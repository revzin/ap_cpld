==> flow/design.v <==
`timescale 1us / 1us
module servo_to_logic(input wire servo_rise,           
                      input wire servo_fall,           
                      input wire clk,                  
                      output logic log = 0,            
                      output logic rx_problem = 1);    
parameter MAX_HIGH_COUNT = 30;   
parameter MIN_HIGH_COUNT = 5;    
parameter LOGIC_THRESHOLD = 15;  
parameter MAX_LOW_COUNT  = 250;  
parameter MIN_LOW_COUNT = 230;   
logic[7 : 0] counter = 0;                       
logic servo_state = 0;
always_ff @(posedge clk)
begin
    counter <= counter + 1;                     
    if (servo_rise)                             
    begin
        servo_state <= 1;
        if (counter <= MIN_LOW_COUNT)           
            rx_problem <= 1;
        counter <= 0;                           
    end
    else if (servo_fall)                        
    begin
        servo_state <= 0;
        if (counter > MIN_HIGH_COUNT && counter < MAX_HIGH_COUNT)
        begin
            rx_problem <= 0;
            if (counter > LOGIC_THRESHOLD)
                log <= 1;
            else
                log <= 0;
        end
        else
            rx_problem <= 1;                    
    end 
    if (!servo_state && counter > MAX_LOW_COUNT) 
    begin
        counter <= 0;
        rx_problem <= 1;
    end
    if (servo_state && counter > MAX_HIGH_COUNT) 
    begin
        counter <= 0;
        rx_problem <= 1;
    end
end
endmodule
-- From RTL to reports: servo_to_logic
The steps from the RTL of servo_to_logic to its reports follow in flow order.
Lines are those of the file above, counted from 1.
Operators: Yosys type, input widths -> output width; for muxes data width and select width s.
Library cell names are shortened.
A cell with - has no value.
- top: servo_to_logic
- clock: clk
- library: sky130hd
- library corner: tt_025C_1v80

-- After elaboration
Counts by Yosys on the flattened word-level netlist (proc, flatten, opt, wreduce; memories kept). Register bits leave out memories and registers merged into their read ports (data or address). Print and check cells are left out. Cells with the same type and inputs are merged into one.
- register bits at 11
- word-level cells: 27
- noted bits in writable memories: 0
- noted output and inout bits: 2
- noted clocked read ports x word width: 0
- memories: 0
- latch bits: 0
- ROM bits: 0
- input bits at 3
- multiply operators: 0
- add/subtract/negate cells at 1
- divide/modulo/power cells at 0
- noted magnitude comparators: 6
- multiplexer cells at 5
- shift-type cells: 0
- bitwise logic cells: 1
- noted equal/unequal tests: 1
- reduce/logical cells: 9
- operator list (operator ; number):
    $add 8x1->8 const B ; 1
    $gt 8x3->1 const B ; 1
    $gt 8x4->1 const B ; 1
    $gt 8x5->1 const B ; 1
    $lt 8x5->1 const B ; 1
    $gt 8x8->1 const B ; 1
    $le 8x8->1 const B ; 1
    $mux 1 ; 5
    $logic_and 1x1->1 ; 3
    $reduce_and 3->1 ; 1
    $reduce_or 3->1 ; 1
    $ne 2x1->1 const B ; 1
    $reduce_and 2->1 ; 1
    $reduce_bool 2->1 ; 1
    $reduce_or 2->1 ; 1
    $not 1->1 ; 1
    $logic_not 1->1 ; 1

-- Depth
Yosys ltp: most cells in a row. Word level: on the elaborated netlist, between registers, memories and ports. Mapped: between sequential cells and ports; inverters and the memories' decode and read muxes count.
- depth after elaboration: 5
- ABC_AREA: 1
- depth in mapped cells at 9
- mapped depth without buffers at 9

-- Netlist
Source: synth_stat.txt of the flow (Yosys; design flattened, memories mapped). It holds for the ABC_AREA given above (unset counts as 0); a run with the other value may have another netlist.
- cells by type (cell ; number):
    dfxtp_1 ; 10
    nor2_1 ; 19
    nand2_1 ; 14
    ha_1 ; 4
    inv_1 ; 13
    xor2_1 ; 5
    nand3_1 ; 8
    edfxtp_1 ; 1
    nand2_2 ; 4
    nand4_2 ; 1
    nand2_4 ; 1
    nor2_4 ; 1
    xnor2_1 ; 1
    o21bai_1 ; 1
    nor2_2 ; 1
    nor3_1 ; 1
    o21ai_0 ; 1
- standard cells after synthesis: 86
- synthesis area at 629.4 µm²
- noted buffers: 0
- noted mapped flip-flops: 11

-- Timing after synthesis
OpenSTA on the mapped netlist: ideal clock, no wires. The path of least setup slack (recovery checks aside). Input and output delay are each 20% of the period. Register names are those of the netlist, which keeps one name where synthesis merged equal registers.
- path type: reg-to-reg
- start: reg counter[0]
- end: reg log
- clock period: 1.52 ns
- data required time: 1.222 ns
- setup slack at 0.212 ns
- noted buffers on the path: 0
- path delay: 1.308 ns
- launch time at the first pin at 0.000 ns
- setup time at 0.298 ns
- noted arrival: 1.010 ns
- noted stages: 8
- noted synthesis period reached: 1.308 ns
"path delay" = arrival - input delay + setup time.
"stages": output pins that drive a net of the path, with the launching flip-flop's if there is one; two outputs of one cell count as two.
"synthesis period reached" is the clock period less the worst setup slack; recovery checks do not enter. This is arithmetic on one report: input and output delays are still those of the set period (20% each).
The rows between start and end are the longest chain of elaborated cells between them; the timing report does not say that the signal goes this way. Where chains are equally long, one stands for them.
A line is the first line of the expression or statement that the cell stems from. Yosys adds cells for indexed reads and writes and turns some case tables into memories.
A register here has more assigning lines than the two given.
Only ways into the end's enable, where the timed path ends, are counted here.
- cells stage by stage: dfxtp_1 > inv_1 > ha_1 > nor2_1 > nand2_1 > nand3_1 > nand2_1 > nor2_1
- noted cells in the longest elaborated chain: 3
- elaborated cells on any way between the ends at 4
- RTL lines with such cells at 1
- ends and longest elaborated chain, after synthesis (item ; line ; source):
    start, declared ; 12 ; logic[7 : 0] counter = 0;
    start, assigned ; 16 ; counter <= counter + 1;
    start, assigned ; 22 ; counter <= 0;
    $gt 8x3->1 ; 27 ; if (counter > MIN_HIGH_COUNT && counter < MAX_HIGH_COUNT)
    $logic_and 1x1->1 ; 27 ;
    $reduce_and 3->1 ; - ;
    end, assigned ; 31 ; log <= 1;
    end, assigned ; 33 ; log <= 0;
    end, declared ; 5 ; output logic log = 0,

-- Timing after layout
Path of least setup slack in the final report of job 1 (OpenROAD, finished layout, wires in). Where an end is a register, its clock arrival counts in the times.
- path type: reg-to-reg
- start: reg counter[1]
- end: reg log
- launch time at the first pin at 0.23 ns
- clock period: 0.966 ns
- data required time: 0.92 ns
- setup slack at -0.25 ns
- setup time at 0.29 ns
- noted buffers on the path: 0
- noted arrival: 1.17 ns
- noted stages: 8
The rows between start and end are the longest chain of elaborated cells between them; the timing report does not say that the signal goes this way. Where chains are equally long, one stands for them.
A register here has more assigning lines than the two given.
Only ways into the end's enable, where the timed path ends, are counted here.
- cells stage by stage: dfxtp_2 > inv_2 > ha_2 > nor2_2 > nand2_1 > nand3_1 > nand2_1 > nor2_1
- noted cells in the longest elaborated chain: 3
- elaborated cells on any way between the ends at 4
- RTL lines with such cells at 1
- ends and longest elaborated chain, after layout (item ; line ; source):
    start, declared ; 12 ; logic[7 : 0] counter = 0;
    start, assigned ; 16 ; counter <= counter + 1;
    start, assigned ; 22 ; counter <= 0;
    $gt 8x3->1 ; 27 ; if (counter > MIN_HIGH_COUNT && counter < MAX_HIGH_COUNT)
    $logic_and 1x1->1 ; 27 ;
    $reduce_and 3->1 ; - ;
    end, assigned ; 31 ; log <= 1;
    end, assigned ; 33 ; log <= 0;
    end, declared ; 5 ; output logic log = 0,

FLOW RESULTS
============

Top module servo_to_logic; platform sky130hd; tools Yosys and OpenROAD; 2 stored runs in no particular order. Input and output delays are each 20% of the period that was set; the output load is 0.01 pF.
"period reached" is the run's clock period less its worst setup slack. It is reckoned from that one timing run; input and output delays stay at 20% of the period that was set.
By "time used up by the worst setup path" is meant the share of the clock period that the worst setup path is allowed (20% is reserved at inputs, 20% at outputs), minus its slack. Clock arrival times at its registers enter into it.
By "total power after layout" is meant OpenSTA's value without simulated activity: inputs other than the clock are taken to toggle once in ten clock periods, and the tool carries that through the logic.

Job 1
Settings were period_ns = 0.966; CORE_UTILIZATION = 15; PLACE_DENSITY_LB_ADDON = 0.16; CORE_MARGIN = 2; CELL_PAD_IN_SITES_GLOBAL_PLACEMENT = 0; ABC_AREA = 1; CTS_CLUSTER_SIZE = 79; CAP_MARGIN = 15; SLEW_MARGIN = 20
- noted the utilization after layout: 28.4%
- noted the worst hold slack in the final report: 0.458 ns
- total power after layout: 1.142 mW
- chip area after synthesis (Yosys) at 629.4 µm²
- noted the setup slack of the worst path: -0.247 ns
- time used up by the worst setup path: 1.21 ns
- type of the worst setup path: reg-to-reg
- period reached at 1.213 ns
- noted the area of the die: 4730.0 µm²
- standard-cell area after layout: 1143.6 µm²
- noted the final setup TNS: -2.032 ns

Job 2
Settings were period_ns = 1.55; SETUP_SLACK_MARGIN = 0.46; CAP_MARGIN = 20; CORE_MARGIN = 2; CORE_UTILIZATION = 40; SLEW_MARGIN = 20
- noted the utilization after layout: 61.2%
- noted the worst hold slack in the final report: 0.457 ns
- total power after layout: 0.5942 mW
- chip area after synthesis (Yosys) at 576.8 µm²
- noted the setup slack of the worst path: 0.223 ns
- time used up by the worst setup path: 1.33 ns
- type of the worst setup path: reg-to-reg
- period reached at 1.327 ns
- noted the area of the die: 1761.9 µm²
- standard-cell area after layout: 805.8 µm²
- noted the final setup TNS: 0.000 ns
