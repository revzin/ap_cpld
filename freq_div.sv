==> flow/design.v <==
module freq_div(input wire in, output logic out = 0);
logic[11 : 0] counter = 0;
always_ff @(posedge in)
begin
   counter <= counter + 1;
   if (counter == 2600)
	begin
      counter <= 0;
      out <= ~out;
   end
end
endmodule
[Reports on freq_div]
The steps from the RTL of freq_div to its reports follow in flow order.
Lines are those of the file above, counted from 1.
Cell names lack the library's common part.
Not given: n/a
Design
  top module: freq_div
  clock port: in
  cell library: sky130hd
  timing corner: tt_025C_1v80

[Elaborated design]
Yosys after proc, flatten, opt, wreduce and memory -nomap, before mapping. Enables and synchronous resets that opt folds into registers are not counted as muxes. Memory bits, and registers merged into a memory's read port (data or address), are not among the register bits. Print and check cells are not counted. Equal cells are merged and count once.
Operators by class
  add/subtract/negate cells: 1
  multiply operators: 0
  div/mod/pow operators: 0
  $lt $le $gt $ge: 0
  equal/unequal tests: 1
  shifts and indexed selects: 0
  multiplexer cells: 0
  bitwise logic cells: 1
  reductions and logical operators: 0
Operators by type and width (count)
  12-bit by 1-bit adder with 12-bit output with constant B: 1
  12-bit equality test with constant B: 1
  1-bit inverter: 1
Storage and ports
  bits in registers: 13
  latch bits: 0
  bits in writable memories: 0
  bits in read-only memories: 0
  clocked read ports x word width: 0
  memories kept: 0
  input bits: 1
  output and inout port bits: 1
  elaborated cells: 5

[Depth]
Longest topological path by Yosys (ltp), each cell counted once; first at word level (registers and memories cut), then after technology mapping (sequential cells cut; the memories' decode and read muxes count).
Logic depth
  depth in word-level cells: 1
  ABC_AREA: 0
  gate-level depth with buffers: 5
  gate-level depth less buffers: 5

[After synthesis]
Yosys stat after the flow's synthesis: flattened, memories mapped to cells. It holds for the ABC_AREA given above (unset counts as 0); a run with the other value may have another netlist.
Synthesis totals
  mapped cells: 57
  cell area after synthesis: 580.6 µm²
  sequential area: 270.3 µm²
  mapped flip-flops: 13
  buffer cells: 0
Cells by type
  dfxtp_1: count 12, total area 240.23 µm²
  xor2_1: count 4, total area 35.034 µm²
  edfxtp_1: count 1, total area 30.029 µm²
  xnor2_1: count 3, total area 26.275 µm²
  ha_1: count 2, total area 25.024 µm²
  nand3_1: count 4, total area 20.019 µm²
  nor2_1: count 5, total area 18.768 µm²
  nand3_4: count 1, total area 17.517 µm²
  nand4bb_2: count 1, total area 16.266 µm²
  inv_1: count 4, total area 15.014 µm²
  o31ai_1: count 2, total area 15.014 µm²
  nand4_2: count 1, total area 12.512 µm²
  nand2_1: count 3, total area 11.261 µm²
  or4_4: count 1, total area 11.261 µm²
  a21oi_1: count 2, total area 10.01 µm²
  nor3_1: count 2, total area 10.01 µm²
  nor3_2: count 1, total area 10.01 µm²
  a21oi_2: count 1, total area 8.758 µm²
Not listed: further types 7, cells in them 7.

[Worst setup path after synthesis]
OpenSTA on the mapped netlist: ideal clock, no wires. The path of least setup slack (recovery checks aside). Input and output delay are each 20% of the period. Register names are those of the netlist, which keeps one name where synthesis merged equal registers.
Timing post-synthesis
  path type: flip-flop to flip-flop
  from: reg counter[8]
  to: reg out
  period: 1.33 ns
  setup time: 0.358 ns
  launch time at the first pin: 0.000 ns
  data arrival time: 1.023 ns
  required time: 0.972 ns
  setup slack: -0.051 ns
  path delay: 1.381 ns
  stages: 3
  buffers on the path: 0
  period reached after synthesis: 1.381 ns
"path delay" is the arrival time less input delay plus setup time.
"stages": output pins that drive a net of the path, with the launching flip-flop's if there is one; two outputs of one cell count as two.
"period reached after synthesis" is the clock period less the worst setup slack; recovery checks do not enter. This is arithmetic on one report: input and output delays are still those of the set period (20% each).
Between the ends stands the longest chain of elaborated cells between them, by number of cells; it is not shown to be the way that was timed. Of several equally long chains one is given.
A line is the first line of the expression or statement that the cell stems from. Yosys adds cells for indexed reads and writes and turns some case tables into memories.
On the way, post-synthesis
  cell sequence: dfxtp_1 -> or3_1 -> nor3_2
  length of the longest elaborated chain: 1
  elaborated cells between the ends (all ways): 1
  source lines of those cells: 1
  those cells by class: eq/ne (1)
RTL lines, path post-synthesis
  from (decl): RTL line 2  | logic[11 : 0] counter = 0;
  from (assign): RTL line 5  | counter <= counter + 1;
  from (assign): RTL line 8  | counter <= 0;
  12-bit equality test: RTL line 6  | if (counter == 2600)
  to (assign): RTL line 9  | out <= ~out;
  to (decl): RTL line 1  | module freq_div(input wire in, output logic out = 0);

[Path in the finished layout]
Path of least setup slack in the final report of run B (OpenROAD, finished layout, wires in). Where an end is a register, its clock arrival counts in the times.
Timing post-layout
  path type: flip-flop to output port
  from: reg out
  to: out out
  period: 2.48 ns
  external output delay: 0.50 ns
  launch time at the first pin: 0.25 ns
  data arrival time: 1.15 ns
  required time: 1.98 ns
  setup slack: 0.83 ns
  stages: 2
  buffers on the path: 1
On the way, post-layout
  cell sequence: edfxtp_1 -> clkdlybuf4s50_1
  length of the longest elaborated chain: 0
  elaborated cells between the ends (all ways): 0
  source lines of those cells: 0
RTL lines, path post-layout
  from (decl): RTL line 1  | module freq_div(input wire in, output logic out = 0);
  from (assign): RTL line 9  | out <= ~out;
  to (decl): RTL line 1

Memo
Re: implementation data of freq_div

Measured data: module freq_div, platform sky130hd, 2 stored runs of the flow under differing settings, order arbitrary. Input and output delays are each 20% of the period that was set; the output load is 0.01 pF.
By "achieved clock period (ns)" is meant the clock period of the run minus its worst setup slack. This is arithmetic on one report: input and output delays are still those of the set period (20% each).
By "worst setup path time (ns)" is meant the share of the clock period that the worst setup path is allowed (20% is reserved at inputs, 20% at outputs), minus its slack. Clock arrival times at its registers enter into it.
By "finish__power__total" is meant OpenSTA's value without simulated activity: inputs other than the clock are taken to toggle once in ten clock periods, and the tool carries that through the logic.

Flow files of run A
==> flow/run.sh <==
#!/bin/bash
# the make line also repeats the synthesis and layout settings of config.mk as NAME=value (left out here)
make -C /OpenROAD-flow-scripts/flow DESIGN_CONFIG=/design/flow/config.mk WORK_HOME=/design/flow/orfs CLKGATE_MAP_FILE= finish
==> flow/config.mk <==
export PLATFORM = sky130hd
export DESIGN_NAME = freq_div
export DESIGN_NICKNAME = freq_div
export VERILOG_FILES = /design/flow/design.v
export SDC_FILE = /design/flow/constraint.sdc
export NUM_CORES = 4
export LEC_CHECK = 0
export CAP_MARGIN = 30
export CELL_PAD_IN_SITES_GLOBAL_PLACEMENT = 1
export CORE_ASPECT_RATIO = 1.71
export CORE_MARGIN = 4
export CORE_UTILIZATION = 72
export CTS_CLUSTER_DIAMETER = 52
export CTS_CLUSTER_SIZE = 17
export GPL_ROUTABILITY_DRIVEN = 1
export MAX_ROUTING_LAYER = met4
export MIN_ROUTING_LAYER = met2
export PLACE_DENSITY_LB_ADDON = 0.03
export SETUP_SLACK_MARGIN = 0.09
export SLEW_MARGIN = 20
==> flow/constraint.sdc <==
create_clock -name core_clock -period 1.05 [get_ports {in}]
set_input_delay 0.2100 -clock core_clock [delete_from_list [all_inputs] [get_ports {in}]]
set_output_delay 0.2100 -clock core_clock [all_outputs]
set_load 0.01 [all_outputs]

report of run A: did not finish, floorplan, PDN-0185

Flow files of run B
==> flow/run.sh <==
#!/bin/bash
# the make line also repeats the synthesis and layout settings of config.mk as NAME=value (left out here)
make -C /OpenROAD-flow-scripts/flow DESIGN_CONFIG=/design/flow/config.mk WORK_HOME=/design/flow/orfs CLKGATE_MAP_FILE= finish
==> flow/config.mk <==
export PLATFORM = sky130hd
export DESIGN_NAME = freq_div
export DESIGN_NICKNAME = freq_div
export VERILOG_FILES = /design/flow/design.v
export SDC_FILE = /design/flow/constraint.sdc
export NUM_CORES = 4
export LEC_CHECK = 0
export CAP_MARGIN = 10
export CELL_PAD_IN_SITES_GLOBAL_PLACEMENT = 1
export CORE_MARGIN = 4
export CORE_UTILIZATION = 55
export HOLD_SLACK_MARGIN = 0.29
export MAX_ROUTING_LAYER = met4
export MIN_ROUTING_LAYER = met1
export PLACE_DENSITY_LB_ADDON = 0.03
export SLEW_MARGIN = 20
export TNS_END_PERCENT = 90
==> flow/constraint.sdc <==
create_clock -name core_clock -period 2.48 [get_ports {in}]
set_input_delay 0.4960 -clock core_clock [delete_from_list [all_inputs] [get_ports {in}]]
set_output_delay 0.4960 -clock core_clock [all_outputs]
set_load 0.01 [all_outputs]

report of run B
yosys chip area after synthesis (um^2): 580.6
finish__design__die__area: 1639.4
finish__design__instance__area__stdcell: 625.6
finish__design__instance__utilization: 0.6494
finish__timing__setup__ws: 0.834
finish__timing__hold__ws: 0.487
finish__power__total: 3.131e-04
achieved clock period (ns): 1.646
worst setup path time (ns): 1.15
worst setup path kind: flip-flop to output port
